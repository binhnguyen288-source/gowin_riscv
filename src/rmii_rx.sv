==> flow/design.v <==
parameter DEPTH = 2048;
parameter DSIZE = 8;
parameter ASIZE = 11;
module crc32(
    input clk,
    input fcs_en,
    input [1:0] data,
    output [31:0] fcs_out
);
    reg[31:0] crcIn;
    wire[31:0] crcOut;    
    assign crcOut[0] = crcIn[2];
    assign crcOut[1] = crcIn[3];
    assign crcOut[2] = crcIn[4];
    assign crcOut[3] = crcIn[5];
    assign crcOut[4] = crcIn[0] ^ crcIn[6] ^ data[0];
    assign crcOut[5] = crcIn[1] ^ crcIn[7] ^ data[1];
    assign crcOut[6] = crcIn[8];
    assign crcOut[7] = crcIn[0] ^ crcIn[9] ^ data[0];
    assign crcOut[8] = crcIn[0] ^ crcIn[1] ^ crcIn[10] ^ data[0] ^ data[1];
    assign crcOut[9] = crcIn[1] ^ crcIn[11] ^ data[1];
    assign crcOut[10] = crcIn[12];
    assign crcOut[11] = crcIn[13];
    assign crcOut[12] = crcIn[14];
    assign crcOut[13] = crcIn[15];
    assign crcOut[14] = crcIn[0] ^ crcIn[16] ^ data[0];
    assign crcOut[15] = crcIn[1] ^ crcIn[17] ^ data[1];
    assign crcOut[16] = crcIn[18];
    assign crcOut[17] = crcIn[19];
    assign crcOut[18] = crcIn[0] ^ crcIn[20] ^ data[0];
    assign crcOut[19] = crcIn[0] ^ crcIn[1] ^ crcIn[21] ^ data[0] ^ data[1];
    assign crcOut[20] = crcIn[0] ^ crcIn[1] ^ crcIn[22] ^ data[0] ^ data[1];
    assign crcOut[21] = crcIn[1] ^ crcIn[23] ^ data[1];
    assign crcOut[22] = crcIn[0] ^ crcIn[24] ^ data[0];
    assign crcOut[23] = crcIn[0] ^ crcIn[1] ^ crcIn[25] ^ data[0] ^ data[1];
    assign crcOut[24] = crcIn[1] ^ crcIn[26] ^ data[1];
    assign crcOut[25] = crcIn[0] ^ crcIn[27] ^ data[0];
    assign crcOut[26] = crcIn[0] ^ crcIn[1] ^ crcIn[28] ^ data[0] ^ data[1];
    assign crcOut[27] = crcIn[1] ^ crcIn[29] ^ data[1];
    assign crcOut[28] = crcIn[0] ^ crcIn[30] ^ data[0];
    assign crcOut[29] = crcIn[0] ^ crcIn[1] ^ crcIn[31] ^ data[0] ^ data[1];
    assign crcOut[30] = crcIn[0] ^ crcIn[1] ^ data[0] ^ data[1];
    assign crcOut[31] = crcIn[1] ^ data[1];
    assign fcs_out = ~crcIn;
    always @(posedge clk)
        crcIn <= fcs_en ? crcOut : 32'hFFFFFFFF;
endmodule
module rmii_rx(
    input rst,
    input eth_clk,
    input[1:0] eth_rx_iport,
    input eth_dv_iport,
    output reg valid_data,
    output byte_dv,
    output[7:0] byte_data
);
    reg eth_dv_q;
    always @(posedge eth_clk)
        if (rst)
            eth_dv_q <= 1'b0;
        else
            eth_dv_q <= eth_dv_iport;
    reg[1:0] eth_rx_q;
    always @(posedge eth_clk)
        eth_rx_q <= eth_rx_iport;
    reg[7:0] byte_temp;
    always @(posedge eth_clk)
        byte_temp <= {eth_rx_q, byte_temp[7:2]};
    reg[3:0] byte_ringctr;
    reg byte_valid_q;
    typedef enum {
        RMII_PREAMBLE,
        RMII_SFD,
        RMII_PAYLOAD,
        RMII_ERROR
    } RMII_STATE;
    RMII_STATE rmii_state = RMII_PREAMBLE;
    wire[31:0] fcs_out;
    crc32 fcs0(.clk(eth_clk), .fcs_en(rmii_state == RMII_PAYLOAD), .data(eth_rx_q), .fcs_out(fcs_out));
    always @(posedge eth_clk)
        if (rmii_state == RMII_PAYLOAD && ~eth_dv_q && fcs_out == 32'h2144df1c)
            valid_data <= 1'b1;
        else
            valid_data <= 1'b0;
    always @(posedge eth_clk)
        if (rst) begin
            byte_valid_q <= 1'b0;
            byte_ringctr <= 4'b1000;
            rmii_state <= RMII_PREAMBLE;
        end
        else if (eth_dv_q) begin
            case (rmii_state)
                RMII_PREAMBLE: begin
                    rmii_state <= eth_rx_q == 2'b01 ? RMII_SFD : RMII_PREAMBLE;
                end
                RMII_SFD: begin
                    rmii_state <= eth_rx_q == 2'b01 ? RMII_SFD :
                                  eth_rx_q == 2'b11 ? RMII_PAYLOAD :
                                                    RMII_ERROR;
                end
                RMII_PAYLOAD: begin
                    byte_ringctr <= {byte_ringctr[0], byte_ringctr[3:1]};
                end
            endcase
            byte_valid_q <= byte_ringctr[0];
        end
        else begin
            byte_valid_q <= 1'b0;
            byte_ringctr <= 4'b1000;
            rmii_state <= RMII_PREAMBLE;
        end
    assign byte_dv = byte_valid_q;
    assign byte_data = byte_temp;
endmodule
Tool chain data of rmii_rx. Tool output for the design above, in the order of the flow. Lines are those of the file above, counted from 1. Operators: Yosys type, input widths -> output width; for muxes data width and select width s. A cell with n/a has no value.

Top module: rmii_rx. Clock: eth_clk. Cell library: sky130hd. Library corner: tt_025C_1v80.

Word level. Source: Yosys, flattened and elaborated, memories not mapped. Widths are those after wreduce. Registers that Yosys merges into a memory's read port (data or address) are not register bits. Print and check cells do not count. Equal cells are merged and count once.

Equal/unequal tests: 5. The figure for muxes and demuxes is 5. The figure for bitwise logic cells is 50. For reduce/logical cells the number is 5.

Operators with widths (number): $pmux 32 s2 (1); $xor 1x1->1 (48); $eq 32x1->1 const B (1); $eq 32x2->1 const B (1); $eq 32x30->1 const B (1); $not 32->32 (1); $logic_not 32->1 (1); $mux 1 (3); $logic_and 1x1->1 (2); $eq 2x1->1 const B (1); $eq 2x2->1 const B (1); $reduce_bool 2->1 (1); $reduce_or 2->1 (1); $mux 2 (1); $not 1->1 (1).

The figure for bits in registers is 81. Under input port bits stands 5. For cells after elaboration the number is 73.

Longest topological paths. Longest topological path by Yosys (ltp), each cell counted once; first at word level (registers and memories cut), then after technology mapping (sequential cells cut; the memories' decode and read muxes count).

The figure for word-level depth is 4. The figure for ABC_AREA is 0. The entry for mapped depth reads 4. Under mapped depth without buffers stands 4.

After synthesis. The flow's flattened synthesis, as Yosys stat reports it; memories are mapped. The netlist is that of the ABC_AREA named above (0 if unset); the other value can give another one.

Cell types: sky130_fd_sc_hd__dfxtp_1 (number 51, total area 1.02E+03 µm²); sky130_fd_sc_hd__nand2b_1 (number 13, total area 81.328 µm²); sky130_fd_sc_hd__xor2_1 (number 8, total area 70.067 µm²); sky130_fd_sc_hd__nand2_1 (number 18, total area 67.565 µm²); sky130_fd_sc_hd__and2_1 (number 8, total area 50.048 µm²); sky130_fd_sc_hd__nor2_1 (number 12, total area 45.043 µm²); sky130_fd_sc_hd__xnor2_1 (number 5, total area 43.792 µm²); sky130_fd_sc_hd__o21ai_0 (number 8, total area 40.038 µm²); sky130_fd_sc_hd__nor4bb_1 (number 3, total area 30.029 µm²); sky130_fd_sc_hd__xnor3_2 (number 1, total area 23.773 µm²); sky130_fd_sc_hd__a21oi_1 (number 4, total area 20.019 µm²); sky130_fd_sc_hd__buf_2 (number 4, total area 20.019 µm²); sky130_fd_sc_hd__and2b_2 (number 2, total area 17.517 µm²); sky130_fd_sc_hd__nand4b_1 (number 2, total area 17.517 µm²); sky130_fd_sc_hd__nand2b_4 (number 1, total area 13.763 µm²); sky130_fd_sc_hd__ha_1 (number 1, total area 12.512 µm²); sky130_fd_sc_hd__nor4_2 (number 1, total area 12.512 µm²); sky130_fd_sc_hd__nand4bb_1 (number 1, total area 11.261 µm²).

Other cell types: 10; their cells: 10.

The figure for cells in the netlist is 153. Cell area after synthesis: 1669.1 µm². Area of sequential cells: 1021.0 µm². For flip-flops the number is 51.

The figures by module come from a second, unflattened synthesis with its own total; it is not the netlist above.

The entry for cells (unflattened synthesis) reads 190. Area (unflattened synthesis): 1823.0 µm².

Each row is one instance without its submodules.

Modules: crc32 (times used 1, cells 139, area 1208.7 µm², seq. area 640.6 µm²); rmii_rx (times used 1, cells 51, area 614.3 µm², seq. area 380.4 µm²).

Worst setup path after synthesis. OpenSTA on the mapped netlist: ideal clock, no wires. The path of least setup slack (recovery checks aside). Input and output delay are each 20% of the period. Register names are those of the netlist, which keeps one name where synthesis merged equal registers.

Path kind: reg2reg. Start point: reg fcs0.crcIn[0]. End point: reg fcs0.crcIn[19]. Under period stands 2.02 ns. The entry for launch time at the first pin reads 0.000 ns. Under arrival time stands 1.251 ns. For path slack the number is 0.650 ns. For delay of the path the number is 1.370 ns. The figure for stages is 5. Under buffers on the path stands 0. The figure for synthesis period reached is 1.37 ns.

"delay of the path" is the arrival time less input delay plus setup time. "stages" counts driving pins, that of a launching flip-flop among them; a cell with two outputs on the path counts twice. "synthesis period reached" is the clock period less the worst setup slack; recovery checks do not enter. This is arithmetic on one report: input and output delays are still those of the set period (20% each). Between the ends stands the longest chain of elaborated cells between them, by number of cells; it is not shown to be the way that was timed. Of several equally long chains one is given. Each line given opens the expression or statement behind the cell; cells for indexed reads and writes are added by Yosys, which also makes memories of some case tables.

Cells stage by stage: sky130_fd_sc_hd__dfxtp_1 > sky130_fd_sc_hd__ha_1 > sky130_fd_sc_hd__xnor3_2 > sky130_fd_sc_hd__xor2_1 > sky130_fd_sc_hd__nand2_1. The figure for cells in the longest elaborated chain is 4. Elaborated cells on any way between the ends: 4.

RTL lines, path post-synthesis: start, declared (RTL line 10) `reg[31:0] crcIn;`; start, assigned (RTL line 46) `crcIn <= fcs_en ? crcOut : 32'hFFFFFFFF;`; $xor 1x1->1 x4 (RTL line 31) `assign crcOut[19] = crcIn[0] ^ crcIn[1] ^ crcIn[21] ^ data[0] ^ data[1];`; end, assigned (RTL line 46); end, declared (RTL line 10).

Path in the finished layout. From the final timing report of run 1: the path of least setup slack in the routed layout; clock arrival at registers is part of the times.

Path kind: reg2out. Start point: reg byte_temp[0]. End point: out byte_data[0]. Under period stands 1.43 ns. The entry for output delay reads 0.29 ns. The entry for launch time at the first pin reads 0.28 ns. Under arrival time stands 1.11 ns. For path slack the number is 0.04 ns. The figure for stages is 2. Under buffers on the path stands 1.

Cells stage by stage: sky130_fd_sc_hd__dfxtp_1 > sky130_fd_sc_hd__clkdlybuf4s50_1. The figure for cells in the longest elaborated chain is 0. Elaborated cells on any way between the ends: 0. Source lines of those cells: 0.

RTL lines, path after layout: start, declared (RTL line 66) `reg[7:0] byte_temp;`; start, assigned (RTL line 68) `byte_temp <= {eth_rx_q, byte_temp[7:2]};`; end, declared (RTL line 55) `output[7:0] byte_data`.

==> runs of rmii_rx <==
rmii_rx through Yosys and OpenROAD on sky130hd: 2 stored runs, unordered, with their settings and measured results. The constraints put input and output delay at 20% of the set period each and load the outputs with 0.01 pF. "achieved period" = clock period - worst setup slack. The figure is calculated, with input and output delays left at 20% of the set period. "worst path time" is the time allowed to the run's worst setup path (the clock period less input and output delay, where it has them) less its slack. Clock arrival times count: a late capture clock shortens it, a late launch clock lengthens it. "total power of the final layout" rests on the timing tool's default activity at the inputs, not on a simulated workload.

Files of run 1:
==> flow/run.sh <==
#!/bin/bash
# the make line also repeats the synthesis and layout settings of config.mk as NAME=value (left out here)
make -C /OpenROAD-flow-scripts/flow DESIGN_CONFIG=/design/flow/config.mk WORK_HOME=/design/flow/orfs CLKGATE_MAP_FILE= finish
==> flow/config.mk <==
export PLATFORM = sky130hd
export DESIGN_NAME = rmii_rx
export DESIGN_NICKNAME = rmii_rx
export VERILOG_FILES = /design/flow/design.v
export SDC_FILE = /design/flow/constraint.sdc
export NUM_CORES = 4
export LEC_CHECK = 0
export ABC_AREA = 0
export CAP_MARGIN = 20
export CORE_ASPECT_RATIO = 1.72
export CORE_MARGIN = 2
export CORE_UTILIZATION = 25
export GPL_TIMING_DRIVEN = 0
export HOLD_SLACK_MARGIN = 0.18
export MAX_ROUTING_LAYER = met5
export MIN_ROUTING_LAYER = met1
export PLACE_DENSITY = 0.48
export SLEW_MARGIN = 20
export TNS_END_PERCENT = 80
==> flow/constraint.sdc <==
create_clock -name core_clock -period 1.43 [get_ports {eth_clk}]
set_input_delay 0.2860 -clock core_clock [delete_from_list [all_inputs] [get_ports {eth_clk}]]
set_output_delay 0.2860 -clock core_clock [all_outputs]
set_load 0.01 [all_outputs]

Results of run 1. The synthesized cell area is 1669.1 µm². For the die area the run shows 7369.9 µm². The final utilization comes to 32.1%. The lowest setup slack reads 0.037 ns. The measured sum of negative setup slack is 0.000 ns. The worst hold slack in the final report comes to 0.347 ns. The total power of the final layout is 0.002788 W. The achieved period is 1.393 ns. The worst path time comes to 1.11 ns. Critical path kind: reg2out.

Files of run 2:
==> flow/run.sh <==
#!/bin/bash
# the make line also repeats the synthesis and layout settings of config.mk as NAME=value (left out here)
make -C /OpenROAD-flow-scripts/flow DESIGN_CONFIG=/design/flow/config.mk WORK_HOME=/design/flow/orfs CLKGATE_MAP_FILE= finish
==> flow/config.mk <==
export PLATFORM = sky130hd
export DESIGN_NAME = rmii_rx
export DESIGN_NICKNAME = rmii_rx
export VERILOG_FILES = /design/flow/design.v
export SDC_FILE = /design/flow/constraint.sdc
export NUM_CORES = 4
export LEC_CHECK = 0
export ABC_AREA = 0
export CAP_MARGIN = 20
export CELL_PAD_IN_SITES_GLOBAL_PLACEMENT = 2
export CORE_ASPECT_RATIO = 0.64
export CORE_MARGIN = 2
export CORE_UTILIZATION = 24
export GPL_TIMING_DRIVEN = 0
export MAX_ROUTING_LAYER = met4
export MIN_ROUTING_LAYER = met2
export PLACE_DENSITY_LB_ADDON = 0.12
export SETUP_SLACK_MARGIN = -0.1
export SLEW_MARGIN = 20
==> flow/constraint.sdc <==
create_clock -name core_clock -period 1.39 [get_ports {eth_clk}]
set_input_delay 0.2780 -clock core_clock [delete_from_list [all_inputs] [get_ports {eth_clk}]]
set_output_delay 0.2780 -clock core_clock [all_outputs]
set_load 0.01 [all_outputs]

Results of run 2. The synthesized cell area is 1669.1 µm². For the die area the run shows 7654.2 µm². The final utilization comes to 30.4%. The lowest setup slack reads -0.040 ns. The measured sum of negative setup slack is -0.137 ns. The worst hold slack in the final report comes to 0.350 ns. The total power of the final layout is 0.002681 W. The achieved period is 1.430 ns. The worst path time comes to 1.15 ns. Critical path kind: reg2out.
